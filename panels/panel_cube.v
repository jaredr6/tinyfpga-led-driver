==> flow/design.v <==
`default_nettype none
module panel_cube (
  input            clk,
  input            valid,
  input            tick,
  input      [9:0] x, y,
  input            ack,
  output reg       validOut,
  output           ready,
  output reg [7:0] red, blue, green,
  output reg [7:0] alpha
);
  reg [9:0] offset = 0;
  wire [9:0] x_pos, y_pos;
  assign x_pos = x + offset;
  assign y_pos = y;
  wire [2:0] x_pos_off;
  assign x_pos_off = x_pos[2:0] - 3'd2;
  assign ready = 1;
  always @(posedge clk) begin
    if (ack)
      validOut <= 0;
    if (valid) begin
      if (tick) begin
        offset <= offset + 1;
      end else begin
        validOut <= 1;
        if (x_pos[2:0] > 1 && x_pos[2:0] < 6
            && y_pos[2:0] > 1 && y_pos[2:0] < 6) begin
          red <= 0;
          green <= 0;
          blue <= 8'h3F;
          alpha <= {x_pos_off[1:0], 6'h3F};
        end else begin
          red <= 0;
          green <= 0;
          blue <= 0;
          alpha <= 0;
        end
      end
    end
  end
endmodule  
-- Reports on panel_cube
What the tools print for panel_cube, step after step.
Lines are those of the file above, counted from 1.
Library cell names are shortened.
The mark - stands for no value.
- top: panel_cube
- clock input: clk
- cell library: sky130hd
- timing corner: tt_025C_1v80

-- Word level
Source: Yosys, flattened and elaborated, memories not mapped. Widths are those after wreduce. Registers that Yosys merges into a memory's read port (data or address) are not register bits. Print and check cells do not count.
- noted $add $sub $neg: 3
- noted magnitude comparators: 4
- mux-type cells at 5
- bitwise gates (word level): 1
- reduce/logical cells at 5
- operators by type and width (kind ; number):
    two-way mux 6 bit ; 2
    adder 10 x 1 -> 10 bit (second input constant) ; 1
    greater-than comparator 3 x 1 -> 1 bit (second input constant) ; 2
    less-than comparator 3 bit (second input constant) ; 2
    AND reduction 2 bit ; 2
    logical AND 1 bit ; 3
    adder 3 bit ; 1
    two-way mux 1 bit ; 3
    subtractor 2 bit (second input constant) ; 1
    NOT 1 bit ; 1
- flip-flop bits (word level): 27
- noted bits of input ports: 24
- noted output and inout bits: 34

-- Depth
Longest topological path by Yosys (ltp), each cell counted once; first at word level (registers and memories cut), then after technology mapping (sequential cells cut; the memories' decode and read muxes count).
- noted word-level depth: 6
- ABC_AREA: 0
- depth in mapped cells at 6
- mapped depth without buffers at 6

-- After synthesis
Yosys stat after the flow's synthesis: flattened, memories mapped to cells. It holds for the ABC_AREA given above (unset counts as 0); a run with the other value may have another netlist.
Totals and module areas in this step are rounded.
- cell count at 59
- chip area (Yosys): 590 um^2
- noted area of sequential cells: 200 um^2
- noted flip-flops: 7
- cell types (type ; number):
    buf_4 ; 30
    edfxtp_1 ; 6
    xor2_1 ; 3
    ha_1 ; 2
    inv_1 ; 6
    xnor3_1 ; 1
    dfxtp_1 ; 1
    fa_1 ; 1
    a21o_1 ; 1
    and3_2 ; 1
    conb_1 ; 2
    nor2_1 ; 2
    and2_1 ; 1
    nor2b_1 ; 1
    nand2_1 ; 1

-- Worst setup path after synthesis
Source: OpenSTA report_checks on the synthesized netlist (no wires, ideal clock, input and output delay 20% of the period each), path of least setup slack; recovery checks are left aside. Register names are those of the netlist, which keeps one name where synthesis merged equal registers.
- kind: reg2reg
- start: register offset[0]
- end: register alpha[6]
- clock period at 1800 ps
- noted setup time: 258 ps
- launch time at the first pin at 0 ps
- data arrival time at 1346 ps
- noted required time: 1542 ps
- slack at 196 ps
- path delay: 1604 ps
- noted stages: 7
- synthesis period reached: 1604 ps
"path delay" is the arrival time less input delay plus setup time.
"stages": output pins that drive a net of the path, with the launching flip-flop's if there is one; two outputs of one cell count as two.
"synthesis period reached" is the clock period less the worst setup slack; recovery checks do not enter. This is arithmetic on one report: input and output delays are still those of the set period (20% each).
Between the ends stands the longest chain of elaborated cells between them, by number of cells; it is not shown to be the way that was timed. Of several equally long chains one is given.
Each line given opens the expression or statement behind the cell; cells for indexed reads and writes are added by Yosys, which also makes memories of some case tables.
- cell sequence: edfxtp_1 > ha_1 > inv_1 > fa_1 > xnor3_1 > xor2_1 > nor2_1
- length of the longest elaborated chain: 5
- RTL lines, path after synthesis (item ; line ; RTL):
    from (decl) ; 13 ; reg [9:0] offset = 0;
    from (assign) ; 25 ; offset <= offset + 1;
    adder 3 bit ; 15 ; assign x_pos = x + offset;
    greater-than comparator 3 x 1 -> 1 bit ; 28 ; if (x_pos[2:0] > 1 && x_pos[2:0] < 6
    logical AND 1 bit x3 ; 28 ;
    to (assign) ; 33 ; alpha <= {x_pos_off[1:0], 6'h3F};
    to (assign) ; 38 ; alpha <= 0;
    to (decl) ; 11 ; output reg [7:0] alpha

-- Worst path after layout
From the final timing report of flow run A: the path of least setup slack in the routed layout; clock arrival at registers is part of the times.
The report prints the path's times to 10 ps; the period is as set.
- kind: reg2out
- start: register (no name shown)
- end: output blue[3]
- clock period at 1920 ps
- launch time at the first pin at 250 ps
- data arrival time at 1280 ps
- noted required time: 1540 ps
- slack at 250 ps
- noted stages: 3
- cell sequence: edfxtp_1 > buf_4 > clkdlybuf4s50_1
- RTL lines, path post-layout (item ; line ; RTL):
    to (decl) ; 10 ; output reg [7:0] red, blue, green,
No chain of elaborated cells between the ends is given.

Memo
Re: implementation data of panel_cube

Below are 2 stored runs of the flow (Yosys, OpenROAD; platform sky130hd) on panel_cube, each with its settings and what was measured, unordered. Constraints: input delay and output delay 20% of the set period each, output load 0.01 pF.
"period reached": clock period set for the run, less the worst setup slack. It is reckoned from that one timing run; input and output delays stay at 20% of the period that was set.
By "time on the worst setup path" is meant the share of the clock period that the worst setup path is allowed (20% is reserved at inputs, 20% at outputs), minus its slack. Clock arrival times at its registers enter into it.
"power consumption" rests on the timing tool's default activity at the inputs, not on a simulated workload.
"time on the worst setup path" is known to 10 ps.
Results are given in rounded form.

Flow run A
Settings were period_ns = 1.92; SETUP_SLACK_MARGIN = 0.19; CAP_MARGIN = 20; CORE_MARGIN = 2; CORE_UTILIZATION = 40; SLEW_MARGIN = 20
- sum of negative setup slack at 0 ps
- period reached: 1667 ps
- full die area: 1800 um^2
- standard-cell area of the final layout: 740 um^2
- noted the time on the worst setup path: 1280 ps
- worst setup path kind: reg2out
- noted the final worst hold slack: 460 ps
- noted the synthesized cell area: 590 um^2
- power consumption at 0.00046 W
- noted the setup slack of the worst path: 250 ps
- utilization after layout at 0.55

Flow run B
Settings were period_ns = 2.38; CORE_UTILIZATION = 37; HOLD_SLACK_MARGIN = 0.18; CELL_PAD_IN_SITES_GLOBAL_PLACEMENT = 3; TNS_END_PERCENT = 30; ABC_AREA = 0; GPL_TIMING_DRIVEN = 1; GPL_ROUTABILITY_DRIVEN = 1; SLEW_MARGIN = 30; MIN_ROUTING_LAYER = met2; CAP_MARGIN = 20; CORE_MARGIN = 2
- noted the setup slack of the worst path: 370 ps
- noted the synthesized cell area: 590 um^2
- full die area: 1900 um^2
- power consumption at 0.00036 W
- utilization after layout at 0.47
- noted the final worst hold slack: 460 ps
- noted the time on the worst setup path: 1530 ps
- worst setup path kind: in2reg
- standard-cell area of the final layout: 700 um^2
- sum of negative setup slack at 0 ps
- period reached: 2010 ps
