==> flow/design.v <==
module coord (
  input  [9:0] index,
  output [9:0] x,
  output [9:0] y);
  assign x = {3'h0, index[9:3]};
  assign y = {7'h00, (index[3] ? ~index[2:0] : index[2:0])};
endmodule  
`default_nettype none
module panel_pulse (
  input            clk,
  input            valid,
  input            tick,
  input      [9:0] x, y,
  input            ack,
  output reg       validOut,
  output           ready,
  output reg [7:0] red, green, blue,
  output reg [7:0] alpha
);
  reg [7:0] offset = 0;
  assign ready = 1;
  always @(posedge clk) begin
    if (ack)
      validOut <= 0;
    if (valid) begin
      if (tick) begin
        offset <= offset + 1;
      end else begin
        validOut <= 1;
        red <= 8'h00;
        if (x[3:0] == offset[5:2]) begin
          blue <= 8'h10;
        end else begin
          blue <= 8'h00;
        end
        green <= 8'h00;
        alpha <= 8'hFF;
      end
    end
  end
endmodule  
`default_nettype none
module pixel_driver 
  #(parameter CLK_HZ=16000000,
    parameter HZ=80,
    parameter LED=256,
    parameter TCK_ZR_HI=6,
    parameter TCK_ON_HI=11,
    parameter TCK_COLOR=18,
    parameter CNT_COLOR=24,
    parameter RESET_VERIFY=800) (
  input        clk,
  input  [7:0] red, green, blue,
  input        reset,
  input        valid,
  output       ready,
  output       clk_out
);
  localparam TCK_RESET = (CLK_HZ / HZ) - (LED * TCK_COLOR * CNT_COLOR);
  localparam TIMING_FAILURE = (RESET_VERIFY <= TCK_RESET);
  localparam CNT_BITS = $clog2(CNT_COLOR);
  localparam TCK_BITS = 32;
  reg [22:0] stored;
  reg [CNT_BITS-1:0] count = 0;
  reg [TCK_BITS-1:0] tick = 0;
  reg [TCK_BITS-1:0] tick_on = 0;
  localparam STATE_WAIT=0, STATE_RESET=1, STATE_COLOR=2;
  reg  [1:0] state=STATE_WAIT, nextState;
  assign ready = (state == STATE_WAIT);
  assign clk_out = ~(tick_on == 0);
  always @(*) begin
    case (state)
      STATE_WAIT: begin  
        if (valid && reset)
          nextState = STATE_RESET;
        else if (valid)
          nextState = STATE_COLOR;
        else
          nextState = STATE_WAIT;
      end
      STATE_RESET,STATE_COLOR: begin
        if (count == 0 && tick == 1)
          nextState = STATE_WAIT;
        else
          nextState = state;
      end
      default: nextState = STATE_WAIT;
    endcase
  end
  always @(posedge clk) begin
    state <= nextState;
    case (state)
    STATE_WAIT: begin
      case (nextState)
      STATE_COLOR: begin
        stored <= {green[6:0], red, blue};  
        count <= CNT_COLOR-1;
        tick <= TCK_COLOR-1;
        tick_on <= (green[7] ? TCK_ON_HI : TCK_ZR_HI); 
      end
      STATE_RESET: begin
        count <= 0;
        tick <= TCK_RESET-1;
        tick_on <= 0;
      end
      default: begin
        count <= 0;
        tick <= 0;
        tick_on <= 0;
      end
      endcase
    end
    STATE_RESET: begin
      case (nextState)
      STATE_RESET: begin
        if (tick == 0) begin
          count <= count-1;
          tick <= TCK_COLOR-1;
        end else begin
          tick <= tick-1;
        end
      end
      STATE_WAIT: begin
        count <= 0;
        tick <= 0;
      end
      default: begin end
      endcase
    end
    STATE_COLOR: begin
      case (nextState)
      STATE_COLOR: begin
        if (tick == 0) begin
          stored <= {stored[21:0], 1'b0};
          count <= count-1;
          tick <= TCK_COLOR-1;
          tick_on <= (stored[22] ? TCK_ON_HI : TCK_ZR_HI);
        end else begin
          tick <= tick-1;
          if (tick_on > 0)
            tick_on <= tick_on-1;
        end
      end
      STATE_WAIT: begin
        count <= 0;
        tick <= 0;
        tick_on <= 0;
      end
      default: begin end
      endcase
    end
    default: begin end
    endcase
  end
endmodule  
`default_nettype none
module top (
  input CLK,
  output PIN_1,
  output USBPU
);
  localparam PX_COUNT = 298;
  assign USBPU = 1'b0;
  reg [9:0] cd_index;
  wire [9:0] cd_x, cd_y;
  coord cd(
    .index(cd_index),
    .x(cd_x),
    .y(cd_y)
  );  
  reg pixel_valid, pixel_tick;
  reg [9:0] pixel_x, pixel_y;
  reg pixel_ack;
  wire pixel_validOut, pixel_ready;
  wire [7:0] pixel_red, pixel_green, pixel_blue, pixel_alpha;
  panel_pulse pixel(
    .clk(CLK),
    .valid(pixel_valid),
    .tick(pixel_tick),
    .x(pixel_x),
    .y(pixel_y),
    .ack(pixel_ack),
    .validOut(pixel_validOut),
    .ready(pixel_ready),
    .red(pixel_red),
    .green(pixel_green),
    .blue(pixel_blue),
    .alpha(pixel_alpha)
  );
  reg [7:0] px_red, px_green, px_blue;
  reg px_reset, px_valid;
  wire px_ready;
  pixel_driver
    #(.CLK_HZ(16000000),
      .HZ(80),
      .LED(PX_COUNT))
    px(
    .clk(CLK),
    .red(px_red),
    .green(px_green),
    .blue(px_blue),
    .reset(px_reset),
    .valid(px_valid),
    .ready(px_ready),
    .clk_out(PIN_1)
  );
  reg [9:0] index = 0;
  reg renderValid, renderTick, renderReady;
  reg outValid, outReset, outReady;
  reg [9:0] x, y;
  always @(*) begin
    cd_index = index;
    x = cd_x;
    y = cd_y;
    pixel_valid = renderValid;
    pixel_tick = renderTick;
    pixel_x = index;
    pixel_y = 0;
    pixel_ack = renderValid;
    px_red = pixel_red;
    px_green = pixel_green;
    px_blue = pixel_blue;
    outReset = (index == PX_COUNT);
    outReady = px_ready;
    outValid = outReady;
    px_reset = outReset;
    px_valid = outValid;
  end
  always @(posedge CLK) begin
    renderValid <= 0;
    renderTick <= 0;
    if (outReady) begin
      renderValid <= 1;
      if (outReset) begin
        index <= 0;
      end else begin
        index <= index + 1;
        if (index == PX_COUNT - 1)
          renderTick <= 1;
      end
    end
  end
endmodule  
From RTL to reports: top
Tool output for the design above, in the order of the flow.
Lines are those of the file above, counted from 1.
Cell names lack the library's common part.
A cell with - has no value.
- top: top
- clock input: CLK
- library: sky130hd
- timing corner: tt_025C_1v80

After elaboration
Counts by Yosys on the flattened word-level netlist (proc, flatten, opt, wreduce; memories kept). Register bits leave out memories and registers merged into their read ports (data or address). Print and check cells are left out. Cells with the same type and inputs are merged into one.
- magnitude comparators: 1
- reductions and logical operators: 16
- mux-type cells at 26
- $add $sub $neg at 5
- bitwise logic cells: 3
- noted equal/unequal tests: 14
- operators by type and width (operator ; count):
    case mux 32 bit (select 2 bit) ; 4
    case mux 32 bit (select 3 bit) ; 1
    2-to-1 mux 32 bit ; 3
    2-to-1 mux 23 bit ; 3
    subtractor 32 x 1 -> 32 bit with constant B ; 2
    zero test 32 bit ; 2
    case mux 23 bit (select 2 bit) ; 1
    case mux 17 bit (select 2 bit) ; 1
    > comparator 32 x 1 -> 1 bit with constant B ; 1
    == test 32 x 1 -> 1 bit with constant B ; 1
    == test 10 x 9 -> 1 bit with constant B ; 2
    case mux 5 bit (select 2 bit) ; 2
    case mux 5 bit (select 3 bit) ; 1
    2-to-1 mux 5 bit ; 3
    adder 10 x 1 -> 10 bit with constant B ; 1
    adder 8 x 1 -> 8 bit with constant B ; 1
    inequality test 2 x 1 -> 1 bit with constant B ; 3
    inequality test 3 x 1 -> 1 bit with constant B ; 2
    AND reduction 3 bit ; 2
    subtractor 5 x 1 -> 5 bit with constant B ; 1
    zero test 5 bit ; 1
    == test 2 x 1 -> 1 bit with constant B ; 2
    == test 2 bit with constant B ; 2
    zero test 2 bit ; 2
    AND reduction 2 bit ; 2
    OR reduction 2 bit ; 2
    inequality test 4 x 2 -> 1 bit with constant B ; 1
    == test 4 bit ; 1
Not listed: further kinds 10, cells in them 15.
- noted register bits after elaboration: 122
- output and inout port bits: 2

Depth
Depth = most cells in a row (Yosys ltp): at word level without a register or memory, in the mapped netlist without a sequential cell, where the memories' decode and read muxes count.
- depth after elaboration at 7
- ABC_AREA: 0
- noted mapped depth: 13
- depth with buffers taken out: 10

Synthesis result
Source: synth_stat.txt of the flow (Yosys; design flattened, memories mapped). It holds for the ABC_AREA given above (unset counts as 0); a run with the other value may have another netlist.
- cell types (cell type ; count ; area in all (um2)):
    edfxtp_1 ; 105 ; 3.15E+03
    xor2_1 ; 39 ; 341.578
    nor2_1 ; 83 ; 311.549
    xnor2_1 ; 35 ; 306.544
    ha_1 ; 18 ; 225.216
    and2_1 ; 21 ; 131.376
    nor4_1 ; 16 ; 100.096
    nor3_1 ; 19 ; 95.091
    dfxtp_1 ; 4 ; 80.077
    nand2_1 ; 20 ; 75.072
    o21ai_0 ; 15 ; 75.072
    nand4_1 ; 11 ; 68.816
    nand3_1 ; 13 ; 65.062
    nand2b_1 ; 8 ; 50.048
    inv_1 ; 13 ; 48.797
    or4_1 ; 6 ; 45.043
    nand4b_1 ; 5 ; 43.792
    or2_2 ; 6 ; 37.536
Not listed: further types 33, cells in them 73.
- noted standard cells after synthesis: 510
- chip area (Yosys): 5781.8 um2
- noted buffer cells: 17
- mapped flip-flops at 109
By module: a second synthesis without flattening, with its own total; a netlist apart from the flattened one above.
- cells (unflattened synthesis) at 556
- area total of the unflattened synthesis: 6371.1 um2
Rows give one instance, submodules left out.
- by module (module ; cells ; times used ; area (um2) ; sequential area (um2)):
    pixel_driver ; 442 ; 1 ; 5132.4 ; 2802.7
    panel_pulse ; 61 ; 1 ; 621.8 ; 230.2
    top ; 53 ; 1 ; 616.8 ; 340.3

Timing after synthesis
Path of least setup slack by OpenSTA after synthesis, without wires, with an ideal clock, recovery checks aside; 20% of the period is set as input and as output delay. Where synthesis merged equal registers, the netlist keeps one of their names.
- path kind: flip-flop to flip-flop
- start: register px.tick[3]
- end: register px.tick_on[0]
- noted clock period: 5.18 ns
- noted arrival: 2.727 ns
- path delay: 3.119 ns
- stages on the path: 10
- setup time: 0.392 ns
- slack at 2.061 ns
- launch time at the first pin at 0.000 ns
- noted data required time: 4.788 ns
- noted buffers on the path: 0
- synthesis period reached: 3.119 ns
"path delay" = arrival - input delay + setup time.
"stages on the path" counts driving pins, that of a launching flip-flop among them; a cell with two outputs on the path counts twice.
"synthesis period reached" = period - worst setup slack (recovery checks aside). The figure is calculated, with input and output delays left at 20% of the set period.
Between the ends stands the longest chain of elaborated cells between them, by number of cells; it is not shown to be the way that was timed. Of several equally long chains one is given.
A line is the first line of the expression or statement that the cell stems from. Yosys adds cells for indexed reads and writes and turns some case tables into memories.
A register here has more assigning lines than the two given.
Only ways into the end's enable, where the timed path ends, are counted here.
- cells stage by stage: edfxtp_1 -> nor4_1 -> and4_1 -> nand4_1 -> a31oi_1 -> nor2_1 -> ha_1 -> nand2_1 -> or4_1 -> and3_1
- cells in the longest elaborated chain at 7
- ends and longest elaborated chain, after synthesis (item ; line ; RTL):
    start, declared ; 65 ; reg [TCK_BITS-1:0] tick = 0;
    start, assigned ; 98 ; tick <= TCK_COLOR-1;
    start, assigned ; 103 ; tick <= TCK_RESET-1;
    == test 32 x 1 -> 1 bit ; 82 ; if (count == 0 && tick == 1)
    logical AND 1 bit ; 82 ;
    2-to-1 mux 2 bit ; 82 ;
    case mux 2 bit (select 2 bit) ; 72 ; case (state)
    == test 2 bit ; 131 ; case (nextState)
    inequality test 4 x 2 -> 1 bit ; - ;
    AND reduction 3 bit ; - ;
    end, assigned ; 137 ; tick_on <= (stored[22] ? TCK_ON_HI : TCK_ZR_HI);
    end, assigned ; 141 ; tick_on <= tick_on-1;
    end, declared ; 66 ; reg [TCK_BITS-1:0] tick_on = 0;
Some nets on the timed path still bear RTL names; the line given drives or declares the net.
- named nets, after synthesis (net ; line):
    px.nextState[1] ; 72

Timing after layout
From the final timing report of entry A: the path of least setup slack in the routed layout; clock arrival at registers is part of the times.
- path kind: flip-flop to flip-flop
- start: register px.tick[11]
- end: register px.tick[2]
- noted data required time: 3.50 ns
- setup time: 0.27 ns
- launch time at the first pin at 0.35 ns
- stages on the path: 11
- noted buffers on the path: 1
- noted arrival: 3.31 ns
- noted clock period: 3.42 ns
- slack at 0.19 ns
Between the ends stands the longest chain of elaborated cells between them, by number of cells; it is not shown to be the way that was timed. Of several equally long chains one is given.
A register here has more assigning lines than the two given.
The path ends at the data pin of a flip-flop with enable; ways to the enable are not counted.
- cells stage by stage: edfxtp_1 -> nor3_1 -> and4_1 -> nand4_1 -> a31oi_2 -> or2_2 -> ha_1 -> nand2b_1 -> nand2b_1 -> buf_6 -> o21ai_0
- cells in the longest elaborated chain at 7
- ends and longest elaborated chain, post-layout (item ; line ; RTL):
    start, declared ; 65 ; reg [TCK_BITS-1:0] tick = 0;
    start, assigned ; 98 ; tick <= TCK_COLOR-1;
    start, assigned ; 103 ; tick <= TCK_RESET-1;
    == test 32 x 1 -> 1 bit ; 82 ; if (count == 0 && tick == 1)
    logical AND 1 bit ; 82 ;
    2-to-1 mux 2 bit ; 82 ;
    case mux 2 bit (select 2 bit) ; 72 ; case (state)
    zero test 2 bit ; 131 ; case (nextState)
    case mux 32 bit (select 2 bit) ; 131 ;
    case mux 32 bit (select 3 bit) ; 92 ; case (state)
    end, assigned ; 98 ;
    end, assigned ; 103 ;
    end, declared ; 65 ;

Hand-over note for top

Below are 2 stored runs of the flow (Yosys, OpenROAD; platform sky130hd) on top, each with its settings and what was measured, unordered. Constraints: input delay and output delay 20% of the set period each, output load 0.01 pF.
"clock period reached" = clock period - worst setup slack. The figure is calculated, with input and output delays left at 20% of the set period.
By "total design power" is meant OpenSTA's value without simulated activity: inputs other than the clock are taken to toggle once in ten clock periods, and the tool carries that through the logic.

Entry A

==> flow/run.sh <==
#!/bin/bash
# the make line also repeats the synthesis and layout settings of config.mk as NAME=value (left out here)
make -C /OpenROAD-flow-scripts/flow DESIGN_CONFIG=/design/flow/config.mk WORK_HOME=/design/flow/orfs CLKGATE_MAP_FILE= finish
==> flow/config.mk <==
export PLATFORM = sky130hd
export DESIGN_NAME = top
export DESIGN_NICKNAME = top
export VERILOG_FILES = /design/flow/design.v
export SDC_FILE = /design/flow/constraint.sdc
export NUM_CORES = 4
export LEC_CHECK = 0
export CAP_MARGIN = 20
export CORE_MARGIN = 9
export CORE_UTILIZATION = 15
export GPL_ROUTABILITY_DRIVEN = 0
export HOLD_SLACK_MARGIN = 0.02
export PLACE_DENSITY = 0.88
export SLEW_MARGIN = 35
==> flow/constraint.sdc <==
create_clock -name core_clock -period 3.42 [get_ports {CLK}]
set_input_delay 0.6840 -clock core_clock [delete_from_list [all_inputs] [get_ports {CLK}]]
set_output_delay 0.6840 -clock core_clock [all_outputs]
set_load 0.01 [all_outputs]

Measured in entry A:
- noted the area of the synthesized netlist: 5781.8 um2
- overall die area at 45937.3 um2
- utilization at 0.179
- noted the setup slack of the worst path: 0.191 ns
- setup TNS at 0.000 ns
- noted the worst hold slack: 0.526 ns
- total design power at 2.489 mW
- clock period reached: 3.229 ns

Entry B

==> flow/run.sh <==
#!/bin/bash
# the make line also repeats the synthesis and layout settings of config.mk as NAME=value (left out here)
make -C /OpenROAD-flow-scripts/flow DESIGN_CONFIG=/design/flow/config.mk WORK_HOME=/design/flow/orfs CLKGATE_MAP_FILE= finish
==> flow/config.mk <==
export PLATFORM = sky130hd
export DESIGN_NAME = top
export DESIGN_NICKNAME = top
export VERILOG_FILES = /design/flow/design.v
export SDC_FILE = /design/flow/constraint.sdc
export NUM_CORES = 4
export LEC_CHECK = 0
export CAP_MARGIN = 20
export CORE_MARGIN = 2
export CORE_UTILIZATION = 40
export SETUP_SLACK_MARGIN = 0.22
export SLEW_MARGIN = 20
==> flow/constraint.sdc <==
create_clock -name core_clock -period 3.52 [get_ports {CLK}]
set_input_delay 0.7040 -clock core_clock [delete_from_list [all_inputs] [get_ports {CLK}]]
set_output_delay 0.7040 -clock core_clock [all_outputs]
set_load 0.01 [all_outputs]

Measured in entry B:
- noted the area of the synthesized netlist: 5781.8 um2
- overall die area at 15431.9 um2
- utilization at 0.453
- noted the setup slack of the worst path: 0.354 ns
- setup TNS at 0.000 ns
- noted the worst hold slack: 0.525 ns
- total design power at 2.313 mW
- clock period reached: 3.166 ns

End of note.
