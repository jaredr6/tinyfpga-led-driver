==> flow/design.v <==
`default_nettype none
module alpha_blend (
  input  clk,
  input     [23:0] colorTop, colorBot,
  input     [7:0]  alphaTop,
  input            valid,
  input            ack,
  output reg       validOut,
  output           ready,
  output reg [23:0] colorOut
);
  localparam STATE_WAIT = 2'b00;
  localparam STATE_MULT = 2'b01;
  localparam STATE_ADD = 2'b10;
  reg [1:0] state=STATE_WAIT, nextState;
  wire [15:0] redSum, greenSum, blueSum;
  assign ready = (state == STATE_WAIT);
  assign redSum = (redTop + redBot + 15'h00FF);
  assign greenSum = (greenTop + greenBot + 15'h00FF);
  assign blueSum = (blueTop + blueBot + 15'h00FF);
  always @(*) begin
    case (state)
    STATE_WAIT: begin
      nextState = (valid ? STATE_MULT : STATE_WAIT);
    end
    STATE_MULT: nextState = STATE_ADD;
    STATE_ADD: nextState = STATE_WAIT;
    default: nextState = STATE_WAIT;
    endcase
  end
  reg [15:0] redTop, greenTop, blueTop, 
             redBot, greenBot, blueBot,
             redMult, greenMult, blueMult;
  reg [7:0] alpha;
  always @(posedge clk) begin
    state <= nextState;
    if (ack)
      validOut <= 0;
    case (state)
    STATE_WAIT: begin
      case (nextState)
      STATE_MULT: begin
        redTop <= {8'b0, colorTop[23:16]};
        greenTop <= {8'b0, colorTop[15:8]};
        blueTop <= {8'b0, colorTop[7:0]};
        redBot <= {8'b0, colorBot[23:16]};
        greenBot <= {8'b0, colorBot[15:8]};
        blueBot <= {8'b0, colorBot[7:0]};
        alpha <= alphaTop;
      end
      default: begin end
      endcase
    end
    STATE_MULT: begin
      redTop <= redTop * alpha;
      greenTop <= greenTop * alpha;
      blueTop <= blueTop * alpha;
      redBot <= redBot * (16'hFF - {8'h00, alpha});
      greenBot <= greenBot * (16'hFF - {8'h00, alpha});
      blueBot <= blueBot * (16'hFF - {8'h00, alpha});
    end
    STATE_ADD: begin
      colorOut[23:16] <= redSum[15:8];
      colorOut[15:8] <= greenSum[15:8];
      colorOut[7:0] <= blueSum[15:8];
      validOut <= 1;
    end
    default: begin end
    endcase
  end
endmodule  
# == Tool chain data of alpha_blend ==
# What the tools print for alpha_blend, step after step.
# Lines are those of the file above, counted from 1.
# Operators carry their Yosys type and port widths (W data, S select, Z words).
# Cell names lack the library's common part.
# The mark n/a stands for no value.
# design
top,alpha_blend
clock_port,clk
lib,sky130hd
pvt_corner,tt_025C_1v80

# == Elaborated design ==
# Yosys after proc, flatten, opt, wreduce and memory -nomap, before mapping. Memory bits, and registers merged into a memory's read port (data or address), are not among the register bits. Print and check cells are not counted. Equal cells are merged and count once.
# bits
regBits,131
latch_bits,0
clocked_rd_ports_x_width,0
in_bits,59
mem_count,0
romBits,0
ram_bits,0
# classes
addsub,7
n_eq,4
muxes,14
reduce_logical,4
n_cmp,0
div_mod_pow,0
n_logic,0
multipliers,6
n_shift,0
# ops
operator,n
$mul A16 B9 Y16,3
$mul A16 B8 Y16,3
$pmux W16 S2,6
$mux W16,6
$add A16 B16 Y16,3
$add A16 B8 Y16 const B,3
$sub A8 B8 Y9 const A,1
$eq A2 B1 Y1 const B,2
$reduce_and A2 Y1,2
$pmux W2 S2,1
$eq A2 B2 Y1 const B,1
$ne A2 B2 Y1 const B,1
$logic_not A2 Y1,1
$reduce_bool A2 Y1,1
$mux W1,1

# == Longest topological paths ==
# Yosys ltp: most cells in a row. Word level: on the elaborated netlist, between registers, memories and ports. Mapped: between sequential cells and ports; inverters and the memories' decode and read muxes count.
# logic_depth
word_depth,5
abc_area,0
mapped_depth,21

# == Netlist ==
# Source: synth_stat.txt of the flow (Yosys; design flattened, memories mapped). It holds for the ABC_AREA given above (unset counts as 0); a run with the other value may have another netlist.
# by_type
type,n,area_total_um2
fa_1,360,7.21E+03
edfxtp_1,128,3.84E+03
ha_1,246,3.08E+03
inv_1,557,2.09E+03
and2_1,214,1.34E+03
nand2b_1,136,850.816
xnor2_1,95,832.048
nand2_1,198,743.213
nor2_1,193,724.445
xor2_1,63,551.779
nor2b_1,84,525.504
o21ai_0,54,270.259
clkbuf_1,69,258.998
a21oi_1,37,185.178
o21a_1,15,112.608
nor3_1,21,105.101
a21o_1,13,97.594
and3_1,14,87.584
# Not listed: further types 38, cells in them 121.
# mapped
stdcells,2618
yosys_area_mm2,0.0238967
seqArea_mm2,0.0039037
ffs,131

# == Timing after synthesis ==
# Path of least setup slack by OpenSTA after synthesis, without wires, with an ideal clock, recovery checks aside; 20% of the period is set as input and as output delay. Where synthesis merged equal registers, the netlist keeps one of their names.
# synth_path
path_kind,register to register
start,register alpha[4]
end,register blueBot[15]
arrival_ps,4633
setup_slack_ps,-359
delay_ps,4899
stages,19
required_time_ps,4274
period_ps,4540
period_less_setup_slack_ps,4899
# "delay_ps" = arrival - input delay + setup time.
# "stages": output pins that drive a net of the path, with the launching flip-flop's if there is one; two outputs of one cell count as two.
# "period_less_setup_slack_ps" = period - worst setup slack (recovery checks aside). The figure is calculated, with input and output delays left at 20% of the set period.
# The rows between start and end are the longest chain of elaborated cells between them; the timing report does not say that the signal goes this way. Where chains are equally long, one stands for them.
# Each line given opens the expression or statement behind the cell; cells for indexed reads and writes are added by Yosys, which also makes memories of some case tables.
# synth_via
cell_sequence,edfxtp_1 -> clkbuf_1 -> clkbuf_1 -> clkbuf_1 -> nor2_1 -> fa_1 -> fa_1 -> fa_1 -> inv_1 -> fa_1 -> inv_1 -> ha_1 -> o21ai_0 -> nand2b_1 -> and3_1 -> a2111oi_2 -> a21oi_1 -> xnor2_1 -> nor2_1
elab_chain_cells,3
# synth_rtl
element,line_no,rtl
from (decl),34,reg [7:0] alpha;
from (assign),49,alpha <= alphaTop;
$sub A8 B8 Y9,60,"blueBot <= blueBot * (16'hFF - {8'h00, alpha});"
$mul A16 B9 Y16,60,
$pmux W16 S2,39,case (state)
to (assign),48,"blueBot <= {8'b0, colorBot[7:0]};"
to (assign),60,
to (decl),32,"redBot, greenBot, blueBot,"

# == Timing after layout ==
# Path of least setup slack in the final report of run 1 (OpenROAD, finished layout, wires in). Where an end is a register, its clock arrival counts in the times.
# The report prints the path's times to 10 ps; the period is as set.
# layout_path
path_kind,register to register
start,register alpha[6]
end,register blueBot[15]
stages,21
period_ps,5910
arrival_ps,5420
required_time_ps,6130
setup_slack_ps,720
# The rows between start and end are the longest chain of elaborated cells between them; the timing report does not say that the signal goes this way. Where chains are equally long, one stands for them.
# layout_via
cell_sequence,edfxtp_1 -> buf_8 -> buf_4 -> buf_4 -> nor2_1 -> ha_1 -> inv_1 -> fa_1 -> inv_1 -> fa_1 -> inv_1 -> fa_1 -> inv_1 -> ha_1 -> o21ai_0 -> nand2b_1 -> and3_1 -> a2111oi_2 -> a21oi_1 -> xnor2_1 -> nor2_1
elab_chain_cells,3
# layout_rtl
element,line_no,rtl
from (decl),34,reg [7:0] alpha;
from (assign),49,alpha <= alphaTop;
$sub A8 B8 Y9,60,"blueBot <= blueBot * (16'hFF - {8'h00, alpha});"
$mul A16 B9 Y16,60,
$pmux W16 S2,39,case (state)
to (assign),48,"blueBot <= {8'b0, colorBot[7:0]};"
to (assign),60,
to (decl),32,"redBot, greenBot, blueBot,"

# Module alpha_blend, platform sky130hd: 2 stored runs of the flow (Yosys, OpenROAD) with differing settings, in no particular order. Input and output delays are each 20% of the period that was set; the output load is 0.01 pF.
# "achieved_clock_period_ps" = clock period - worst setup slack. The figure is calculated, with input and output delays left at 20% of the set period.
# "worst_path_allowed_less_slack_ps": the worst setup path's part of the clock period (all of it between registers, 20% less for each end at a port) less its slack. A launch clock that arrives late makes it longer, a capture clock that arrives late makes it shorter.
# "worst_path_allowed_less_slack_ps" is known to 10 ps.
# A setting shown as -- is not set for that run.
name,run 1,run 2
period_ns,5.91,5.36
CORE_UTILIZATION,44,55
SETUP_SLACK_MARGIN,-0.58,-0.53
PLACE_DENSITY_LB_ADDON,0.27,0.25
CELL_PAD_IN_SITES_GLOBAL_PLACEMENT,0,--
CELL_PAD_IN_SITES_DETAIL_PLACEMENT,0,--
GPL_ROUTABILITY_DRIVEN,0,--
CTS_CLUSTER_SIZE,84,--
CAP_MARGIN,10,20
MIN_ROUTING_LAYER,met1,--
MAX_ROUTING_LAYER,met4,--
CORE_MARGIN,2,2
SLEW_MARGIN,20,20
GPL_TIMING_DRIVEN,--,0
synthesis_area_mm2,0.0238967,0.0238967
total_die_area_mm2,0.0561903,0.0451329
stdcell_area_mm2,0.0261563,0.0263252
setup_ws_ps,716,-339
setup_tns_ps,0,-2026
achieved_clock_period_ps,5194,5699
worst_path_allowed_less_slack_ps,5190,5700
path_kind,register to register,register to register
